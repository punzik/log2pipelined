==> flow/design.v <==
`timescale 1ns/100ps
`default_nettype none
module normalize #(parameter WIDTH = 16)
    (clock, reset, data_i, valid_i, data_o, norm_o, valid_o);
    localparam NORM_W = $clog2(WIDTH);
    input wire clock;
    input wire reset;
    input wire [WIDTH-1:0] data_i;
    input wire valid_i;
    output wire [WIDTH-1:0] data_o;
    output wire [NORM_W-1:0] norm_o;
    output wire valid_o;
    localparam STEPS = $clog2(WIDTH);
    reg [WIDTH-1:0] data_pp[STEPS];
    reg [NORM_W-1:0] norm_pp[STEPS];
    genvar n;
    for (n = 0; n < STEPS; n = n + 1) begin: step
        localparam MASK_LEN = 1 << (STEPS-n-1);
        wire [WIDTH-1:0] prev_data;
        wire [NORM_W-1:0] prev_norm;
        assign prev_data = (n == 0) ? data_i : data_pp[n-1];
        assign prev_norm = (n == 0) ? '0 : norm_pp[n-1];
        always_ff @(posedge clock)
          if (reset) begin
              data_pp[n] <= '0;
              norm_pp[n] <= '0;
          end
          else
            if ((prev_data & {{MASK_LEN{1'b1}}, {(WIDTH-MASK_LEN){1'b0}}}) == '0) begin
                data_pp[n] <= prev_data << MASK_LEN;
                norm_pp[n] <= prev_norm + MASK_LEN;
            end
            else begin
                data_pp[n] <= prev_data;
                norm_pp[n] <= prev_norm;
            end
    end
    reg [STEPS-1:0] valid_pp;
    always_ff @(posedge clock)
      if (reset)
        valid_pp <= '0;
      else
        if (STEPS > 1)
          valid_pp <= {valid_pp[STEPS-2:0], valid_i};
        else
          valid_pp[0] <= valid_i;
    assign data_o = data_pp[STEPS-1];
    assign norm_o = norm_pp[STEPS-1];
    assign valid_o = valid_pp[STEPS-1];
endmodule
# From RTL to reports: normalize
# What the tools print for normalize, step after step.
# Line numbers count from 1 in the design file above.
# A cell with - has no value.
# setup
top_module	normalize
clk_port	clock
library	sky130hd
pvt_corner	tt_025C_1v80

# Elaborated design
# Counts by Yosys on the flattened word-level netlist (proc, flatten, opt, wreduce). Print and check cells are left out. Cells with the same type and inputs are merged into one.
# word_totals
register_bits	84
inputBits	19
out_inout_bits	21
# op_classes
n_addsub	3
n_mux	8
reduce_logical	8
# ops
operator	n
logical NOT 16 bit	4
two-way mux 16 bit	4
two-way mux 4 bit	4
OR reduction 2 bit	4
adder 4 x 1 -> 4 bit (second input constant)	1
adder 4 x 2 -> 4 bit (second input constant)	1
adder 4 x 3 -> 4 bit (second input constant)	1

# Depth
# Yosys ltp: most cells in a row. Word level: on the elaborated netlist, between registers, memories and ports. Mapped: between sequential cells and ports; inverters and the memories' decode and read muxes count.
# depth
word_depth	2
abc_area	0
mapped_depth	5
mapped_depth_nobuf	3

# Netlist
# Yosys stat after the flow's synthesis: flattened, memories mapped to cells. It holds for the ABC_AREA given above (unset counts as 0); a run with the other value may have another netlist.
# Totals and module areas in this step are rounded.
# synth_totals
cells	236
yosys_area_mm2	0.0025
sequential_area_mm2	0.00156
ffs	78
# by_type
cell	n	type_area_um2
sky130_fd_sc_hd__dfxtp_1	78	1.56E+03
sky130_fd_sc_hd__mux2i_1	14	140.134
sky130_fd_sc_hd__a21oi_1	23	115.11
sky130_fd_sc_hd__nor2_1	28	105.101
sky130_fd_sc_hd__a22o_1	11	96.342
sky130_fd_sc_hd__nand2_1	24	90.086
sky130_fd_sc_hd__nor4b_1	8	70.067
sky130_fd_sc_hd__nor2b_1	10	62.56
sky130_fd_sc_hd__and2_1	8	50.048
sky130_fd_sc_hd__and3_2	4	30.029
sky130_fd_sc_hd__clkbuf_1	7	26.275
sky130_fd_sc_hd__and3_1	4	25.024
sky130_fd_sc_hd__nor4_2	2	25.024
sky130_fd_sc_hd__buf_2	3	15.014
sky130_fd_sc_hd__buf_6	1	11.261
sky130_fd_sc_hd__nor2_4	1	11.261
sky130_fd_sc_hd__or4_4	1	11.261
sky130_fd_sc_hd__a22o_2	1	10.01
# Other cell types: 6; their cells: 8.

# Path before layout
# Source: OpenSTA report_checks on the synthesized netlist (no wires, ideal clock, input and output delay 20% of the period each), path of least setup slack; recovery checks are left aside. Register names are those of the netlist, which keeps one name where synthesis merged equal registers.
# synth_timing
kind	flip-flop to flip-flop
from	register data_pp[0][13]
to	register data_pp[1][10]
tclk_ps	1820
setup_time_ps	117
launch_ps	0
t_arrival_ps	1307
required_ps	1703
path_slack_ps	397
path_delay_ps	1424
path_stages	5
period_less_setup_slack_ps	1423
# "path_delay_ps" is the arrival time less input delay plus setup time.
# "path_stages": output pins that drive a net of the path, with the launching flip-flop's if there is one; two outputs of one cell count as two.
# "period_less_setup_slack_ps" = period - worst setup slack (recovery checks aside). The figure is calculated, with input and output delays left at 20% of the set period.
# The rows between start and end are the longest chain of elaborated cells between them; the timing report does not say that the signal goes this way. Where chains are equally long, one stands for them.
# A line is the first line of the expression or statement that the cell stems from. Yosys adds cells for indexed reads and writes and turns some case tables into memories.
# A register here has more assigning lines than the two given.
# synth_between
path_cell_list	sky130_fd_sc_hd__dfxtp_1 > sky130_fd_sc_hd__or4_4 > sky130_fd_sc_hd__and2_4 > sky130_fd_sc_hd__buf_6 > sky130_fd_sc_hd__a22o_1
elab_chain_cells	2
cone_cells	2
classes_between	mux (1); reduce/logical (1)
# synth_lines
item	line	text
from (decl)	14	reg [WIDTH-1:0] data_pp[STEPS];
from (assign)	30	data_pp[n] <= prev_data << MASK_LEN;
from (assign)	34	data_pp[n] <= prev_data;
logical NOT 16 bit	29	if ((prev_data & {{MASK_LEN{1'b1}}, {(WIDTH-MASK_LEN){1'b0}}}) == '0) begin
two-way mux 16 bit	29
to (assign)	30
to (assign)	34
to (decl)	14

# Worst path after layout
# Path of least setup slack in the final report of record 2 (OpenROAD, finished layout, wires in). Where an end is a register, its clock arrival counts in the times.
# The report prints the path's times to 10 ps; the period is as set.
# layout_timing
kind	flip-flop to flip-flop
from	register data_pp[0][13]
to	register data_pp[1][11]
tclk_ps	964
setup_time_ps	50
launch_ps	330
t_arrival_ps	1650
required_ps	1240
path_slack_ps	-410
path_stages	5
# The rows between start and end are the longest chain of elaborated cells between them; the timing report does not say that the signal goes this way. Where chains are equally long, one stands for them.
# A register here has more assigning lines than the two given.
# layout_between
path_cell_list	sky130_fd_sc_hd__dfxtp_2 > sky130_fd_sc_hd__or4_4 > sky130_fd_sc_hd__nor2_4 > sky130_fd_sc_hd__buf_6 > sky130_fd_sc_hd__a22o_1
elab_chain_cells	2
cone_cells	2
classes_between	mux (1); reduce/logical (1)
# layout_lines
item	line	text
from (decl)	14	reg [WIDTH-1:0] data_pp[STEPS];
from (assign)	30	data_pp[n] <= prev_data << MASK_LEN;
from (assign)	34	data_pp[n] <= prev_data;
logical NOT 16 bit	29	if ((prev_data & {{MASK_LEN{1'b1}}, {(WIDTH-MASK_LEN){1'b0}}}) == '0) begin
two-way mux 16 bit	29
to (assign)	30
to (assign)	34
to (decl)	14

# Measured results for normalize: 2 stored runs of the Yosys and OpenROAD flow on sky130hd. The settings differ; the order carries no meaning. The constraints put input and output delay at 20% of the set period each and load the outputs with 0.01 pF.
# "timing.achieved_period_ps": clock period set for the run, less the worst setup slack. It is reckoned from that one timing run; input and output delays stay at 20% of the period that was set.
# "worst_path_allowed_less_slack_ps" is the time allowed to the run's worst setup path (the clock period less input and output delay, where it has them) less its slack. Clock arrival times count: a late capture clock shortens it, a late launch clock lengthens it.
# "design_power_w" rests on the timing tool's default activity at the inputs, not on a simulated workload.
# "worst_path_allowed_less_slack_ps" is given in steps of 10 ps.
# The measured numbers are rounded.
# Settings: - = not set for that run.
# Results: - = not shown.
run	period_ns	CORE_UTILIZATION	SETUP_SLACK_MARGIN	PLACE_DENSITY	CELL_PAD_IN_SITES_GLOBAL_PLACEMENT	TNS_END_PERCENT	CTS_CLUSTER_DIAMETER	SLEW_MARGIN	MAX_ROUTING_LAYER	CAP_MARGIN	CORE_MARGIN	HOLD_SLACK_MARGIN	GPL_TIMING_DRIVEN	GPL_ROUTABILITY_DRIVEN	design.die.area_mm2	worst_setup_slack_ps	finish.utilization_frac	synth_area_mm2	worst_path_allowed_less_slack_ps	critical_path_type	final_cell_area_mm2	design_power_w	worst_hold_slack_ps	timing.achieved_period_ps	setupTns_ps
record 1	1.54	69	0.31	0.73	1	35	56	5	met5	20	2	-	-	-	-	-	-	-	-	-	-	-	-	-	-
record 2	0.964	42	-	-	-	10	-	20	met5	20	3	-0.07	0	1	0.00691	-413	0.571	0.0025	1380	flip-flop to flip-flop	0.00322	0.0063	214	1377	-7830
# Record 1: stopped before the end: placement reported GPL-0301
